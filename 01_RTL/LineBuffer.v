==> flow/design.v <==
module LineBuffer(
    input clk,rst,
    input [8:0]Y,
    input [13:0]input_sram_rd_addr,
    output [8:0]R0,R1,R2,R3,R4,R5,R6,R7,R8
);
    parameter img_h = 58;
    parameter img_w = 58;
    reg [8:0]LB1[0:img_w-1];
    reg [8:0]LB2[0:img_w-1];
    reg [8:0]LB3[0:2];
    integer i;
    assign R0 = LB1[0];
    assign R1 = LB1[1];
    assign R2 = LB1[2];
    assign R3 = LB2[0];
    assign R4 = LB2[1];
    assign R5 = LB2[2];
    assign R6 = LB3[0];
    assign R7 = LB3[1];
    assign R8 = LB3[2];
    always @(posedge clk , posedge rst) begin
        if(rst)begin
            for(i=0;i<img_w;i=i+1)begin
                LB1[i] <= 20'd0;
                LB2[i] <= 20'd0;
            end
            LB3[0] <= 20'd0;
            LB3[1] <= 20'd0;
            LB3[2] <= 20'd0;
        end
        else begin
            LB3[2] <= Y;
            LB3[1] <= LB3[2];
            LB3[0] <= LB3[1];
            LB2[img_w-1] <= LB3[0];
            LB1[img_w-1] <= LB2[0];
            for(i=img_w-2;i>=0;i=i-1)begin
                LB1[i] <= LB1[i+1];
                LB2[i] <= LB2[i+1];
            end
        end
    end
endmodule
# ---- Tool chain data of LineBuffer
# Tool output for the design above, in the order of the flow.
# Lines are those of the file above, counted from 1.
# Operators carry their Yosys type and port widths (W data, S select, Z words).
# Cell names lack the library's common part.
# The mark - stands for no value.
dict set report design {
  top {LineBuffer}
  clock_port {clk}
  library {sky130hd}
  pvt_corner {tt_025C_1v80}
}

# ---- Word-level counts
# Yosys after proc, flatten, opt, wreduce and memory -nomap, before mapping. Enables and synchronous resets that opt folds into registers are not counted as muxes. Print and check cells are not counted. Equal cells are merged and count once.
dict set report word_totals {
  latchBits 0
  rom_bits 0
  clocked_rd_ports_x_width 0
  n_memories 0
  mem_bits_rw 0
  output_inout_bits 81
  input_bits 25
  reg_bits 1071
  wordCells 119
}
dict set report classes {
  div 0
  n_reduce_logical 0
  muxes 0
  cmp 0
  n_logic 0
  n_addsub 0
  shift 0
  mul 0
  equal 0
}

# ---- Logic depth
# Depth = most cells in a row (Yosys ltp): at word level without a register or memory, in the mapped netlist without a sequential cell, where the memories' decode and read muxes count.
dict set report depth {
  word_depth 0
  ABC_AREA 0
  depth_mapped 1
  depth_no_buf 1
}

# ---- After synthesis
# Yosys stat after the flow's synthesis: flattened, memories mapped to cells. It holds for the ABC_AREA given above (unset counts as 0); a run with the other value may have another netlist.
# The area totals of this step are shown rounded.
dict set report synth_totals {
  flip_flops 1071
  stdcells 1072
  buffers 0
  seqArea_um2 26800
  synth_area_um2 26800
}
# cell count type_area_um2
set by_type {}
lappend by_type {dfrtp_1 1071 2.68E+04}
lappend by_type {inv_1 1 3.754}

# ---- Worst setup path after synthesis
# Source: OpenSTA report_checks on the synthesized netlist (no wires, ideal clock, input and output delay 20% of the period each), path of least setup slack; recovery checks are left aside. Register names are those of the netlist, which keeps one name where synthesis merged equal registers.
dict set report synth_path {
  path_type {register -> register}
  startpoint {reg LB1[1][0]}
  endpoint {reg LB1[0][0]}
  arrival_ps 383
  delay_ps 523
  launch_ps 0
  tclk_ps 607
  driving_pins 1
  path_buffers 0
  t_required_ps 467
  setup_slack_ps 83
  setup_ps 140
  period_less_setup_slack_ps 524
}
# "delay_ps" is the arrival time less input delay plus setup time.
# "driving_pins": output pins that drive a net of the path, with the launching flip-flop's if there is one; two outputs of one cell count as two.
# "period_less_setup_slack_ps" = period - worst setup slack (recovery checks aside). The figure is calculated, with input and output delays left at 20% of the set period.
dict set report synth_via {
  path_cell_list {dfrtp_1}
  elab_chain_cells 0
  cone_cells 0
  cone_lines 0
}
# element line_no
set synth_rtl {}
lappend synth_rtl {{start: declaration} 9} ;# reg [8:0]LB1[0:img_w-1];
lappend synth_rtl {{start: assignment} 25} ;# LB1[i] <= 20'd0;
lappend synth_rtl {{start: assignment} 39} ;# LB1[i] <= LB1[i+1];
lappend synth_rtl {{end: assignment} 25}
lappend synth_rtl {{end: assignment} 39}
lappend synth_rtl {{end: declaration} 9}

; Stored flow runs of LineBuffer (2 of them; Yosys, OpenROAD, sky130hd). They differ in their settings and are not a sequence. Constraints: input delay and output delay 20% of the set period each, output load 0.01 pF.

[run 1: settings]
period_ns = 0.796
CORE_UTILIZATION = 66
SETUP_SLACK_MARGIN = -0.04
CORE_ASPECT_RATIO = 0.59
TNS_END_PERCENT = 90
GPL_ROUTABILITY_DRIVEN = 0
CTS_CLUSTER_SIZE = 58
CAP_MARGIN = 10
SLEW_MARGIN = 40
MIN_ROUTING_LAYER = met1
CORE_MARGIN = 2
[run 1: results]
outcome = not finished: placement ended with error DPL-0033

[run 2: settings]
period_ns = 0.556
CORE_UTILIZATION = 64
PLACE_DENSITY_LB_ADDON = 0.24
CELL_PAD_IN_SITES_DETAIL_PLACEMENT = 1
GPL_TIMING_DRIVEN = 1
CTS_CLUSTER_SIZE = 65
CAP_MARGIN = 20
CORE_MARGIN = 2
SLEW_MARGIN = 20
[run 2: results]
outcome = not finished: placement ended with error DPL-0033
